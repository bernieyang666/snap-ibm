==> flow/design.v <==
`timescale 1ns/1ps
module axi_lite_slave #(
    parameter DATA_WIDTH = 32,
    parameter ADDR_WIDTH = 32
)(
                      input             clk                   ,
                      input             rst_n                 ,
                      output reg        s_axi_awready         ,   
                      input      [ADDR_WIDTH - 1:0] s_axi_awaddr          ,
                      input      [02:0] s_axi_awprot          ,
                      input             s_axi_awvalid         ,
                      output reg        s_axi_wready          ,
                      input      [DATA_WIDTH - 1:0] s_axi_wdata           ,
                      input      [(DATA_WIDTH/8) - 1:0] s_axi_wstrb           ,
                      input             s_axi_wvalid          ,
                      output     [01:0] s_axi_bresp           ,
                      output reg        s_axi_bvalid          ,
                      input             s_axi_bready          ,
                      output reg        s_axi_arready         ,
                      input             s_axi_arvalid         ,
                      input      [ADDR_WIDTH - 1:0] s_axi_araddr          ,
                      input      [02:0] s_axi_arprot          ,
                      output reg [DATA_WIDTH - 1:0] s_axi_rdata           ,
                      output     [01:0] s_axi_rresp           ,
                      input             s_axi_rready          ,
                      output reg        s_axi_rvalid          ,
                      output            pattern_memcpy_enable ,
                      output     [63:0] pattern_source_address,
                      output     [63:0] pattern_target_address,
                      output     [63:0] pattern_total_number  , 
                      input             pattern_memcpy_done   ,
                      input             i_app_ready           ,
                      input      [31:0] i_action_type         ,
                      input      [31:0] i_action_version      ,
                      output     [31:0] o_snap_context
                      );
 wire[31:0] write_data_snap_status;
 wire[31:0] write_data_snap_int_enable;
 wire[31:0] write_data_snap_context;
 wire[31:0] write_data_control;
 wire[63:0] write_data_pattern_source_address;
 wire[63:0] write_data_pattern_target_address;
 wire[31:0] write_data_pattern_total_number;
 reg [31:0] write_address;
 wire[31:0] wr_mask;
 wire[31:0] REG_snap_status_rd;
 wire       idle;
 reg        idle_q;
 reg        app_done_q;
 reg        app_start_q;
 reg        reg_snap_status_bit0;
     reg [31:0] REG_snap_status           ;   
     reg [31:0] REG_snap_int_enable       ;   
     reg [31:0] REG_snap_context          ;   
     reg [63:0] REG_control               ;   
     reg [63:0] REG_pattern_source_address;   
     reg [63:0] REG_pattern_target_address;   
     reg [63:0] REG_pattern_total_number  ;   
     reg [63:0] REG_status                ;   
 parameter ADDR_SNAP_STATUS              = 32'h00,
           ADDR_SNAP_INT_ENABLE          = 32'h04,
           ADDR_SNAP_ACTION_TYPE         = 32'h10,
           ADDR_SNAP_ACTION_VERSION      = 32'h14,
           ADDR_SNAP_CONTEXT             = 32'h20,
           ADDR_STATUS_L                 = 32'h30,
           ADDR_STATUS_H                 = 32'h34,
           ADDR_CONTROL                  = 32'h38,   
           ADDR_PATTERN_SOURCE_ADDRESS_L = 32'h48,
           ADDR_PATTERN_SOURCE_ADDRESS_H = 32'h4C,
           ADDR_PATTERN_TARGET_ADDRESS_L = 32'h50,
           ADDR_PATTERN_TARGET_ADDRESS_H = 32'h54,
           ADDR_PATTERN_TOTAL_NUMBER     = 32'h68;
 assign pattern_memcpy_enable  = REG_control[0];
 assign pattern_source_address = REG_pattern_source_address;
 assign pattern_target_address = REG_pattern_target_address;
 assign pattern_total_number   = REG_pattern_total_number;
 assign o_snap_context         = REG_snap_context;
 always@(posedge clk)
   begin
     REG_status <= {
                    63'd0,
                    pattern_memcpy_done
                   };
   end
 always@(posedge clk or negedge rst_n)
   if(~rst_n)
     write_address <= 32'd0;
   else if(s_axi_awvalid & s_axi_awready)
     write_address <= s_axi_awaddr;
 always@(posedge clk or negedge rst_n)
   if(~rst_n)
     s_axi_awready <= 1'b0;
   else if(s_axi_awvalid)
     s_axi_awready <= 1'b1;
   else if(s_axi_wvalid & s_axi_wready)
     s_axi_awready <= 1'b0;
 always@(posedge clk or negedge rst_n)
   if(~rst_n)
     s_axi_wready <= 1'b0;
   else if(s_axi_awvalid & s_axi_awready)
     s_axi_wready <= 1'b1;
   else if(s_axi_wvalid)
     s_axi_wready <= 1'b0;
 assign wr_mask = {{8{s_axi_wstrb[3]}},{8{s_axi_wstrb[2]}},{8{s_axi_wstrb[1]}},{8{s_axi_wstrb[0]}}};
 assign write_data_snap_status            = {(s_axi_wdata&wr_mask)|(~wr_mask&REG_snap_status)}; 
 assign write_data_snap_int_enable        = {(s_axi_wdata&wr_mask)|(~wr_mask&REG_snap_int_enable)}; 
 assign write_data_snap_context           = {(s_axi_wdata&wr_mask)|(~wr_mask&REG_snap_context)}; 
 assign write_data_control                = {(s_axi_wdata&wr_mask)|(~wr_mask&REG_control)}; 
 assign write_data_pattern_source_address = {(s_axi_wdata&wr_mask)|(~wr_mask&REG_pattern_source_address)};     
 assign write_data_pattern_target_address = {(s_axi_wdata&wr_mask)|(~wr_mask&REG_pattern_target_address)};     
 assign write_data_pattern_total_number   = {(s_axi_wdata&wr_mask)|(~wr_mask&REG_pattern_total_number)}; 
 always@(posedge clk or negedge rst_n)
   if(~rst_n)
     begin
       REG_snap_status            <= 32'd0;
       REG_snap_int_enable        <= 32'd0;
       REG_snap_context           <= 32'd0;
       REG_control                <= 64'd0; 
       REG_pattern_source_address <= 64'd0;  
       REG_pattern_target_address <= 64'd0; 
       REG_pattern_total_number   <= 64'd0; 
     end
   else if(s_axi_wvalid & s_axi_wready)
     case(write_address)
       ADDR_SNAP_STATUS              : REG_snap_status <= write_data_snap_status;
       ADDR_SNAP_INT_ENABLE          : REG_snap_int_enable <= write_data_snap_int_enable;
       ADDR_SNAP_CONTEXT             : REG_snap_context <= write_data_snap_context;
       ADDR_CONTROL                  : REG_control                <= 
                                           {32'd0,write_data_control};
       ADDR_PATTERN_SOURCE_ADDRESS_H : REG_pattern_source_address <= 
                                           {write_data_pattern_source_address,REG_pattern_source_address[31:00]};
       ADDR_PATTERN_SOURCE_ADDRESS_L : REG_pattern_source_address <= 
                                           {REG_pattern_source_address[63:32],write_data_pattern_source_address};
       ADDR_PATTERN_TARGET_ADDRESS_H : REG_pattern_target_address <= 
                                           {write_data_pattern_target_address,REG_pattern_target_address[31:00]};
       ADDR_PATTERN_TARGET_ADDRESS_L : REG_pattern_target_address <= 
                                           {REG_pattern_target_address[63:32],write_data_pattern_target_address};
       ADDR_PATTERN_TOTAL_NUMBER     : REG_pattern_total_number   <= 
                                           {32'd0,write_data_pattern_total_number};
       default :;
     endcase
assign idle = ~(|(REG_control[2:0]));
always @(posedge clk or negedge rst_n) begin
    if (~rst_n) begin 
        idle_q <= 0;
        app_start_q <= 0;
        reg_snap_status_bit0 <= 0;
        app_done_q <= 0;
    end else begin
        idle_q <= idle;
        reg_snap_status_bit0 <= REG_snap_status[0];
        if ((REG_status[0] == 1)) begin
            app_done_q <= 1;
        end else begin
            app_done_q <= 0;
        end
        if ((reg_snap_status_bit0 == 0) && (REG_snap_status[0] == 1)) begin
            app_start_q <= 1;
        end
        if ((idle_q == 1) && (idle == 0)) begin
            app_start_q <= 0;
        end
    end
end
assign REG_snap_status_rd = {REG_snap_status[31:4], i_app_ready, idle_q, app_done_q, app_start_q};
 always@(posedge clk or negedge rst_n)
   if(~rst_n)
     s_axi_rdata <= 32'd0;
   else if(s_axi_arvalid & s_axi_arready)
     case(s_axi_araddr)
       ADDR_SNAP_STATUS         : s_axi_rdata <= REG_snap_status_rd[31:0]; 
       ADDR_SNAP_INT_ENABLE     : s_axi_rdata <= REG_snap_int_enable[31:0]; 
       ADDR_SNAP_ACTION_TYPE    : s_axi_rdata <= i_action_type; 
       ADDR_SNAP_ACTION_VERSION : s_axi_rdata <= i_action_version; 
       ADDR_SNAP_CONTEXT        : s_axi_rdata <= REG_snap_context[31:0]; 
       ADDR_STATUS_L            : s_axi_rdata <= REG_status[31:0]; 
       ADDR_STATUS_H            : s_axi_rdata <= REG_status[63:32]; 
       default                  : s_axi_rdata <= 32'h5a5aa5a5;
     endcase
 always@(posedge clk or negedge rst_n)
   if(~rst_n)
     s_axi_arready <= 1'b1;
   else if(s_axi_arvalid)
     s_axi_arready <= 1'b0;
   else if(s_axi_rvalid & s_axi_rready)
     s_axi_arready <= 1'b1;
 always@(posedge clk or negedge rst_n)
   if(~rst_n)
     s_axi_rvalid <= 1'b0;
   else if (s_axi_arvalid & s_axi_arready)
     s_axi_rvalid <= 1'b1;
   else if (s_axi_rready)
     s_axi_rvalid <= 1'b0;
 always@(posedge clk or negedge rst_n)
   if(~rst_n) 
     s_axi_bvalid <= 1'b0;
   else if(s_axi_wvalid & s_axi_wready)
     s_axi_bvalid <= 1'b1;
   else if(s_axi_bready)
     s_axi_bvalid <= 1'b0;
 assign s_axi_bresp = 2'd0;
 assign s_axi_rresp = 2'd0;
endmodule
* Tool chain data of axi_lite_slave
What the tools print for axi_lite_slave, step after step. Line numbers count from 1 in the design file above. Operators: Yosys type, input widths -> output width; for muxes data width and select width s. Cell names lack the library's common part. A cell with -- has no value.
Design: top module axi_lite_slave, clock input clk, cell library sky130hd, timing corner tt_025C_1v80

* Elaborated design
Counts by Yosys on the flattened word-level netlist (proc, flatten, opt, wreduce; memories kept). Register bits leave out memories and registers merged into their read ports (data or address). Print and check cells are left out.
Operators by class: reduce/logical cells 22, bitwise operators 26, multiplexer cells 16, eq/ne operators 14
Operators with widths (number):
- $pmux 64 s2 | 2
- $and 32x32->32 | 7
- $pmux 32 s7 | 1
- $or 32x32->32 | 5
- $eq 32x6->1 const B | 5
- $eq 32x7->1 const B | 5
- $and 64x64->64 | 2
- $or 64x64->64 | 2
- $eq 32x3->1 const B | 2
- $eq 32x5->1 const B | 2
- $not 32->64 | 1
- $logic_not 32->1 | 2
- $not 32->32 | 1
- $reduce_bool 2->1 | 8
- $reduce_and 2->1 | 7
- $mux 1 | 13
- $reduce_and 3->1 | 2
- $and 1x1->1 | 4
- $not 1->1 | 4
- $reduce_or 3->1 | 1
- $logic_and 1x1->1 | 2
Word-level totals: output and inout port bits 266, input port bits 179, register bits after elaboration 362

* Depth
Longest topological path by Yosys (ltp), each cell counted once; first at word level (registers and memories cut), then after technology mapping (sequential cells cut; the memories' decode and read muxes count).
Logic depth: depth after elaboration 4, ABC_AREA 0, depth in mapped cells 7

* After synthesis
Yosys stat after the flow's synthesis: flattened, memories mapped to cells. It holds for the ABC_AREA given above (unset counts as 0); a run with the other value may have another netlist.
Synthesis totals: flip-flops 330, cell area after synthesis 15122.0 µm², mapped cells 1096, sequential part of the area 8254.2 µm², buffers 92
Cells by type (number):
- dfrtp_1 | 328
- mux2_2 | 356
- mux2i_1 | 32
- buf_4 | 36
- a221oi_1 | 23
- nand4_1 | 31
- clkbuf_1 | 39
- nor3_1 | 25
- nor4_1 | 17
- a31oi_1 | 16
- nor3_2 | 10
- nor4b_4 | 4
- o21ai_0 | 19
- nor2_1 | 23
- a221o_1 | 8
- a32o_1 | 8
- a2bb2oi_1 | 8
- nand3_2 | 7
Not listed: further types 31, cells in them 106.

* Worst setup path after synthesis
Path of least setup slack by OpenSTA after synthesis, without wires, with an ideal clock, recovery checks aside; 20% of the period is set as input and as output delay. Where synthesis merged equal registers, the netlist keeps one of their names.
Path after synthesis: path type input to register, start input s_axi_araddr[10], end register s_axi_rdata[10], arrival time 2.427 ns, clock period 3.19 ns, required time 3.049 ns, input delay 0.638 ns, setup slack 0.622 ns, stages on the path 6, delay of the path 1.930 ns, period reached after synthesis 2.568 ns
"delay of the path" is the arrival time less input delay plus setup time. "stages on the path" counts driving pins, that of a launching flip-flop among them; a cell with two outputs on the path counts twice. "period reached after synthesis" is the clock period less the worst setup slack; recovery checks do not enter. This is arithmetic on one report: input and output delays are still those of the set period (20% each). The rows between start and end are the longest chain of elaborated cells between them; the timing report does not say that the signal goes this way. Where chains are equally long, one stands for them. Each line given opens the expression or statement behind the cell; cells for indexed reads and writes are added by Yosys, which also makes memories of some case tables. At most two assigning lines are given for a register; there are more.
On the way, after synthesis: path through or4_1 -> nor3_1 -> and3_1 -> clkbuf_1 -> clkbuf_1 -> a31oi_1, cells in the longest elaborated chain 2, elaborated cells on any way between the ends 8, source lines of those cells 1, classes of those cells eq/ne: 6; mux: 1; reduce/logical: 1
Ends and longest elaborated chain, after synthesis:
- from (decl) | RTL line 21 | input      [ADDR_WIDTH - 1:0] s_axi_araddr          ,
- $eq 32x6->1 | RTL line 170 | case(s_axi_araddr)
- $pmux 32 s7 | RTL line 170
- to (assign) | RTL line 171 | ADDR_SNAP_STATUS         : s_axi_rdata <= REG_snap_status_rd[31:0];
- to (assign) | RTL line 172 | ADDR_SNAP_INT_ENABLE     : s_axi_rdata <= REG_snap_int_enable[31:0];
- to (decl) | RTL line 23 | output reg [DATA_WIDTH - 1:0] s_axi_rdata           ,

axi_lite_slave through Yosys and OpenROAD on sky130hd: 2 stored runs, unordered, with their settings. The constraints put input and output delay at 20% of the set period each and load the outputs with 0.01 pF.

[record 1] flow files
==> flow/run.sh <==
#!/bin/bash
# the make line also repeats the synthesis and layout settings of config.mk as NAME=value (left out here)
make -C /OpenROAD-flow-scripts/flow DESIGN_CONFIG=/design/flow/config.mk WORK_HOME=/design/flow/orfs CLKGATE_MAP_FILE= finish
==> flow/config.mk <==
export PLATFORM = sky130hd
export DESIGN_NAME = axi_lite_slave
export DESIGN_NICKNAME = axi_lite_slave
export VERILOG_FILES = /design/flow/design.v
export SDC_FILE = /design/flow/constraint.sdc
export NUM_CORES = 4
export LEC_CHECK = 0
export CAP_MARGIN = 20
export CELL_PAD_IN_SITES_DETAIL_PLACEMENT = 2
export CORE_MARGIN = 3
export CORE_UTILIZATION = 70
export MIN_ROUTING_LAYER = met1
export PLACE_DENSITY = 0.92
export SLEW_MARGIN = 35
==> flow/constraint.sdc <==
create_clock -name core_clock -period 1.53 [get_ports {clk}]
set_input_delay 0.3060 -clock core_clock [delete_from_list [all_inputs] [get_ports {clk}]]
set_output_delay 0.3060 -clock core_clock [all_outputs]
set_load 0.01 [all_outputs]

[record 1] result: no results, placement failed with DPL-0038

[record 2] flow files
==> flow/run.sh <==
#!/bin/bash
# the make line also repeats the synthesis and layout settings of config.mk as NAME=value (left out here)
make -C /OpenROAD-flow-scripts/flow DESIGN_CONFIG=/design/flow/config.mk WORK_HOME=/design/flow/orfs CLKGATE_MAP_FILE= finish
==> flow/config.mk <==
export PLATFORM = sky130hd
export DESIGN_NAME = axi_lite_slave
export DESIGN_NICKNAME = axi_lite_slave
export VERILOG_FILES = /design/flow/design.v
export SDC_FILE = /design/flow/constraint.sdc
export NUM_CORES = 4
export LEC_CHECK = 0
export CAP_MARGIN = 15
export CELL_PAD_IN_SITES_DETAIL_PLACEMENT = 1
export CORE_ASPECT_RATIO = 0.58
export CORE_MARGIN = 4
export CORE_UTILIZATION = 57
export MAX_ROUTING_LAYER = met4
export PLACE_DENSITY_LB_ADDON = 0.29
export SLEW_MARGIN = 15
export TNS_END_PERCENT = 15
==> flow/constraint.sdc <==
create_clock -name core_clock -period 2.54 [get_ports {clk}]
set_input_delay 0.5080 -clock core_clock [delete_from_list [all_inputs] [get_ports {clk}]]
set_output_delay 0.5080 -clock core_clock [all_outputs]
set_load 0.01 [all_outputs]

[record 2] result: no results, placement failed with DPL-0033

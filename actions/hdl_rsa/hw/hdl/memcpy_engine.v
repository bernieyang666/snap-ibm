==> flow/design.v <==
`timescale 1ns/1ps
module memcpy_engine #(
                       parameter ADDR_WIDTH    = 64,
                       parameter DATA_WIDTH    = 512
                       )
                      (
                       input                           clk            ,
                       input                           rst_n          , 
                       input      [ADDR_WIDTH - 1:0]   memcpy_src_addr,
                       input      [ADDR_WIDTH - 1:0]   memcpy_tgt_addr,
                       input      [063:0]              memcpy_len     ,  
                       input                           memcpy_start   ,
                       output                          memcpy_done    ,
                       input                           lcl_ibusy      ,
                       output                          lcl_istart     ,
                       output     [ADDR_WIDTH - 1:0]   lcl_iaddr      ,
                       output     [007:0]              lcl_inum       ,
                       input                           lcl_irdy       ,
                       input                           lcl_den        ,
                       output reg                      lcl_idone      ,
                       input                           lcl_obusy      ,
                       output                          lcl_ostart     ,
                       output     [ADDR_WIDTH - 1:0]   lcl_oaddr      ,
                       output     [007:0]              lcl_onum       ,
                       input                           lcl_ordy       ,
                       output reg                      lcl_rden       ,
                       input                           lcl_odone      
                       );
wire wr_on,rd_on;
 reg [7:0] wr_cnt;
 reg wr_end;
 always@(posedge clk or negedge rst_n) 
   if (~rst_n)
     lcl_rden <= 1'b0;
   else if (wr_on | rd_on)
     begin
       if ((lcl_odone) |                                  
           ((wr_cnt == lcl_inum - 8'd1) & lcl_rden))      
         lcl_rden <= 1'b0;
       else 
         lcl_rden <= lcl_ordy & lcl_irdy;
     end
   else
     lcl_rden <= 1'b0;
 always@(posedge clk or negedge rst_n)begin  
   if (~rst_n)
     wr_cnt <= 8'd0;
   else if (wr_on)
       if (lcl_den&(~wr_end))
         wr_cnt <= wr_cnt + 8'd1;
   else
     wr_cnt <= 8'd0;
 end
 always@(posedge clk or negedge rst_n)   
   if (~rst_n)
     begin
       wr_end <= 1'b0;
       lcl_idone <= 1'b0;
     end
   else 
     begin
       wr_end <= ((wr_cnt == lcl_inum - 8'd1) & lcl_den);
       lcl_idone <= wr_end;
     end
 memcpy_statemachine mrd_st(
                            .clk          (clk            ),
                            .rst_n        (rst_n          ), 
                            .memcpy_start (memcpy_start   ),
                            .memcpy_len   (memcpy_len     ),
                            .memcpy_addr  (memcpy_src_addr),
                            .burst_busy   (lcl_obusy      ),
                            .burst_start  (lcl_ostart     ),
                            .burst_len    (lcl_onum       ),
                            .burst_addr   (lcl_oaddr      ),
                            .burst_on     (rd_on          ),
                            .burst_done   (lcl_odone      ),
                            .memcpy_done  (memcpy_rd_done )
                           );
 memcpy_statemachine mwr_st(
                            .clk          (clk            ),
                            .rst_n        (rst_n          ), 
                            .memcpy_start (memcpy_start   ),
                            .memcpy_len   (memcpy_len     ),
                            .memcpy_addr  (memcpy_tgt_addr),
                            .burst_busy   (lcl_ibusy      ),
                            .burst_start  (lcl_istart     ),
                            .burst_len    (lcl_inum       ),
                            .burst_addr   (lcl_iaddr      ),
                            .burst_on     (wr_on          ),
                            .burst_done   (lcl_idone      ),
                            .memcpy_done  (memcpy_wr_done )
                           );
 assign memcpy_done = memcpy_wr_done && memcpy_rd_done;
endmodule                             
`timescale 1ns/1ps
module memcpy_statemachine(
                           input                 clk          ,
                           input                 rst_n        , 
                           input                 memcpy_start ,
                           input      [63:0]     memcpy_len   ,
                           input      [63:0]     memcpy_addr  ,
                           input                 burst_busy   ,
                           output reg            burst_start  ,
                           output reg [07:0]     burst_len    ,
                           output reg [63:0]     burst_addr   ,
                           output                burst_on     ,
                           input                 burst_done   ,
                           output reg            memcpy_done
                           );
 reg [06:0] cstate,nstate;
 reg [63:0] end_addr;
 reg [63:0] current_addr;
 reg [07:0] current_len;
 reg [63:0] next_boundary;
 reg [63:0] end_boundary;
 reg [63:0] end_aligned;
 reg [00:0] last_burst;
 parameter IDLE   = 7'h01, 
           INIT   = 7'h02,
           N4KB   = 7'h04,
           CLEN   = 7'h08,
           START  = 7'h10,
           INPROC = 7'h20,
           DONE   = 7'h40;
 always@(posedge clk or negedge rst_n) 
   if (~rst_n)
     cstate <= IDLE;
   else 
     cstate <= nstate;
 always@* 
   case(cstate)
     IDLE      : 
                   if (memcpy_start)
                     nstate = INIT;
                   else 
                     nstate = IDLE;
     INIT      :
                   if (memcpy_len == 64'd0)
                     nstate = IDLE;
                   else
                     nstate = N4KB;
     N4KB      :
                     nstate = CLEN;
     CLEN      :
                   if (~burst_busy)
                     nstate = START;
                   else
                     nstate = CLEN;
     START     :
                     nstate = INPROC;
     INPROC    : 
                   if (burst_done)
                     nstate = DONE;
                   else 
                     nstate = INPROC;
     DONE      : 
                   if (last_burst)
                     nstate = IDLE;
                   else 
                     nstate = N4KB;
     default      :
                     nstate = IDLE;
     endcase
 always@(posedge clk or negedge rst_n) 
   if (~rst_n)
     end_addr <= 64'd0;
   else 
     case (cstate)
       INIT : end_addr <= memcpy_addr + memcpy_len;
     endcase
 always@(posedge clk or negedge rst_n) 
   if (~rst_n)
     current_addr <= 64'd0;
   else 
     case (cstate)
       INIT : current_addr <= {memcpy_addr[63:6],6'd0};    
       DONE : current_addr <= next_boundary;
     endcase
 always@(posedge clk or negedge rst_n) 
   if (~rst_n)
     current_len <= 8'd0;
   else 
     case (cstate)
       CLEN : 
          if (next_boundary[63:12]~^end_boundary[63:12])
            current_len <= 8'd64 - current_addr[11:6];    
          else
            current_len <= end_aligned[13:6] - current_addr[13:6];   
     endcase
 always@(posedge clk or negedge rst_n) 
   if (~rst_n)
     begin
       next_boundary <= 64'd0;
       end_boundary <= 64'd0;
       end_aligned <= 64'd0;
     end
   else 
     case (cstate)
       N4KB : 
         begin
           next_boundary <= {current_addr[63:12] + 52'd1, 12'd0};
           end_boundary <= (~|end_addr[11:0])? end_addr : {end_addr[63:12] + 52'd1, 12'd0};    
           end_aligned <= (~|end_addr[5:0])? end_addr : {end_addr[63:6] + 58'd1, 6'd0};   
         end
     endcase
 always@(posedge clk or negedge rst_n) 
   if (~rst_n)
     last_burst <= 1'b0;
   else 
     case (cstate)
       CLEN : 
          if (&(next_boundary[63:12]~^end_boundary[63:12]))
            last_burst <= 1'b1;
          else
            last_burst <= 1'b0;
       DONE   : 
            last_burst <= 1'b0;
     endcase
 always@(posedge clk or negedge rst_n) 
   if (~rst_n)
     begin
       burst_start <= 1'b0;
       burst_addr  <= 64'd0;
       burst_len   <= 8'd0;
     end
   else
     case (cstate)
       START : 
         begin
           burst_start <= 1'b1;
           burst_addr  <= current_addr;
           burst_len   <= current_len;
         end
       default  :
         begin
           burst_start <= 1'b0;
         end
     endcase
 assign burst_on = (cstate == INPROC);
 always@(posedge clk or negedge rst_n) 
   if (~rst_n)
     memcpy_done <= 1'b1;
   else 
     case (cstate)
       START  : memcpy_done <= 1'b0;
       DONE   : if (last_burst)
                  memcpy_done <= 1'b1;
       default:;
     endcase
endmodule
# From RTL to reports: memcpy_engine
# Tool output for the design above, in the order of the flow.
# Line numbers count from 1 in the design file above.
# Operators carry their Yosys type and port widths (W data, S select, Z words).
# Not given: --
# inputs
top_module,memcpy_engine
clk_port,clk
library,sky130hd
lib_corner,tt_025C_1v80

# Word level
# Yosys after proc, flatten, opt, wreduce and memory -nomap, before mapping. Memory bits, and registers merged into a memory's read port (data or address), are not among the register bits. Print and check cells are not counted. Equal cells are merged and count once.
# bits
elab_cells,117
ff_bits,707
# op_classes
n_reduce_logical,18
mux,31
add_sub_neg,14
logic,9
n_eq,17
# op_table
operator,n
$pmux W64 S2,2
$add A52 B1 Y52 const B,4
$add A64 B64 Y64,2
$mux W64,2
$xnor A52 B52 Y52,2
$reduce_and A52 Y1,2
$reduce_bool A52 Y1,2
$pmux W7 S7,2
$logic_not A64 Y1,1
$mux W14,2
$reduce_or A12 Y1,2
$add A8 B1 Y8 const B,3
$mux W8,3
$sub A7 B6 Y8 const A,2
$sub A8 B8 Y8,2
$eq A7 B1 Y1 const B,2
$eq A7 B2 Y1 const B,2
$eq A7 B3 Y1 const B,2
$eq A7 B4 Y1 const B,2
$eq A7 B5 Y1 const B,2
$eq A7 B6 Y1 const B,2
$eq A7 B7 Y1 const B,2
$mux W7,2
$reduce_bool A2 Y1,6
$reduce_or A6 Y1,2
$mux W5,2
$mux W3,3
$sub A8 B1 Y8 const B,1
# Not listed: further kinds 10, cells in them 26.

# Longest topological paths
# Yosys ltp: most cells in a row. Word level: on the elaborated netlist, between registers, memories and ports. Mapped: between sequential cells and ports; inverters and the memories' decode and read muxes count.
# depth
depth_word,6
ABC_AREA,0
depth_mapped,13
mapped_depth_nobuf,12

# After synthesis
# The flow's flattened synthesis, as Yosys stat reports it; memories are mapped. The netlist is that of the ABC_AREA named above (0 if unset); the other value can give another one.
# The area totals of this step are shown rounded.
# mapped
ff_cells,647
buf_cells,186
stdcells,3990
sequential_area_mm2,0.0162
synth_area_mm2,0.038
# by_type
type,n,area_total_um2
sky130_fd_sc_hd__dfrtp_1,643,1.61E+04
sky130_fd_sc_hd__mux2_2,236,2.66E+03
sky130_fd_sc_hd__xnor2_1,257,2.25E+03
sky130_fd_sc_hd__a21oi_1,402,2011.93
sky130_fd_sc_hd__xor2_1,219,1918.09
sky130_fd_sc_hd__ha_1,152,1.9E+03
sky130_fd_sc_hd__nor2_1,417,1.57E+03
sky130_fd_sc_hd__mux2i_1,126,1261.21
sky130_fd_sc_hd__nand2_1,333,1.25E+03
sky130_fd_sc_hd__o21ai_0,201,1.01E+03
sky130_fd_sc_hd__nand4_1,101,631.856
sky130_fd_sc_hd__clkbuf_1,158,593.069
sky130_fd_sc_hd__a21o_1,66,495.475
sky130_fd_sc_hd__nand3_1,98,490.47
sky130_fd_sc_hd__and3_1,66,412.896
sky130_fd_sc_hd__inv_1,92,345.331
sky130_fd_sc_hd__nor4_1,48,300.288
sky130_fd_sc_hd__nor3_1,35,175.168
# Not listed: further types 61, cells in them 340.
# The figures by module come from a second, unflattened synthesis with its own total; it is not the netlist above.
# hier_totals
cells_unflattened,4003
area_unflattened_mm2,0.0382
# Rows give one instance, submodules left out.
# modules
module,area_mm2,n_cells,instances,mod_seq_area_mm2
memcpy_statemachine,0.0187,1959,2,0.00796
memcpy_engine,0.000763,85,1,0.000275

# Timing after synthesis
# Source: OpenSTA report_checks on the synthesized netlist (no wires, ideal clock, input and output delay 20% of the period each), path of least setup slack; recovery checks are left aside. Register names are those of the netlist, which keeps one name where synthesis merged equal registers.
# synth_timing
path_kind,in2reg
start,in memcpy_src_addr[0]
end,reg mrd_st.end_addr[60]
t_first_pin_ns,0.686
path_slack_ns,-0.084
path_stages,12
in_delay_ns,0.686
period_ns,3.43
arrival_ns,3.390
path_delay_ns,2.829
period_less_setup_slack_ns,3.514
# "path_delay_ns" is the arrival time less input delay plus setup time.
# "path_stages": output pins that drive a net of the path, with the launching flip-flop's if there is one; two outputs of one cell count as two.
# "period_less_setup_slack_ns" is the clock period less the worst setup slack; recovery checks do not enter. This is arithmetic on one report: input and output delays are still those of the set period (20% each).
# The rows between start and end are the longest chain of elaborated cells between them; the timing report does not say that the signal goes this way. Where chains are equally long, one stands for them.
# A line is the first line of the expression or statement that the cell stems from. Yosys adds cells for indexed reads and writes and turns some case tables into memories.
# synth_via
path_cell_list,sky130_fd_sc_hd__ha_1 > sky130_fd_sc_hd__fa_1 > sky130_fd_sc_hd__a21oi_1 > sky130_fd_sc_hd__a211oi_2 > sky130_fd_sc_hd__o31ai_2 > sky130_fd_sc_hd__o311ai_4 > sky130_fd_sc_hd__a21oi_2 > sky130_fd_sc_hd__o41a_1 > sky130_fd_sc_hd__o31a_1 > sky130_fd_sc_hd__o311ai_2 > sky130_fd_sc_hd__xor2_1 > sky130_fd_sc_hd__mux2_2
elab_chain_len,1
# synth_rtl
element,line,source
"start, declared",9,"input      [ADDR_WIDTH - 1:0]   memcpy_src_addr,"
$add A64 B64 Y64,169,INIT : end_addr <= memcpy_addr + memcpy_len;
"end, assigned",166,end_addr <= 64'd0;
"end, assigned",169,
"end, declared",111,reg [63:0] end_addr;

# Path in the finished layout
# Path of least setup slack in the final report of run 1 (OpenROAD, finished layout, wires in). Where an end is a register, its clock arrival counts in the times.
# layout_timing
path_kind,in2reg
start,in memcpy_len[12]
end,reg mrd_st.end_addr[55]
in_delay_ns,0.86
path_stages,14
period_ns,4.28
path_slack_ns,0.50
t_first_pin_ns,0.86
arrival_ns,4.30
# The rows between start and end are the longest chain of elaborated cells between them; the timing report does not say that the signal goes this way. Where chains are equally long, one stands for them.
# layout_via
path_cell_list,sky130_fd_sc_hd__clkdlybuf4s50_1 > sky130_fd_sc_hd__buf_4 > sky130_fd_sc_hd__ha_1 > sky130_fd_sc_hd__buf_4 > sky130_fd_sc_hd__nand4_1 > sky130_fd_sc_hd__nor4_1 > sky130_fd_sc_hd__o2111a_1 > sky130_fd_sc_hd__o21ai_1 > sky130_fd_sc_hd__a2111oi_0 > sky130_fd_sc_hd__buf_4 > sky130_fd_sc_hd__nor3_1 > sky130_fd_sc_hd__o31ai_1 > sky130_fd_sc_hd__xor2_1 > sky130_fd_sc_hd__mux2_2
elab_chain_len,1
# layout_rtl
element,line,source
"start, declared",11,"input      [063:0]              memcpy_len     ,"
$add A64 B64 Y64,169,INIT : end_addr <= memcpy_addr + memcpy_len;
"end, assigned",166,end_addr <= 64'd0;
"end, assigned",169,
"end, declared",111,reg [63:0] end_addr;

# memcpy_engine through Yosys and OpenROAD on sky130hd: 2 stored runs, unordered, with their settings and measured results. The constraints put input and output delay at 20% of the set period each and load the outputs with 0.01 pF.
# "timing.achieved_period_ns" is the run's clock period less its worst setup slack. It is reckoned from that one timing run; input and output delays stay at 20% of the period that was set.
# Results are given in rounded form.
# A setting shown as - is not set for that run.
stored run,period_ns,SETUP_SLACK_MARGIN,CAP_MARGIN,CORE_MARGIN,CORE_UTILIZATION,SLEW_MARGIN,PLACE_DENSITY_LB_ADDON,CORE_ASPECT_RATIO,CELL_PAD_IN_SITES_GLOBAL_PLACEMENT,TNS_END_PERCENT,GPL_TIMING_DRIVEN,MAX_ROUTING_LAYER,fin_ws_ns,fin_tns_ns,post_route_util_pct,die_footprint_mm2,timing.achieved_period_ns,cell_area_final_mm2,synthesis_area_mm2
run 1,4.28,0.46,20,2,40,20,-,-,-,-,-,-,0.504,0.000,50.5,0.0975,3.776,0.0478,0.038
run 2,2.4,-,20,9,36,25,0.15,0.82,2,35,0,met5,-0.581,-24.1,49.8,0.118,2.981,0.052,0.038
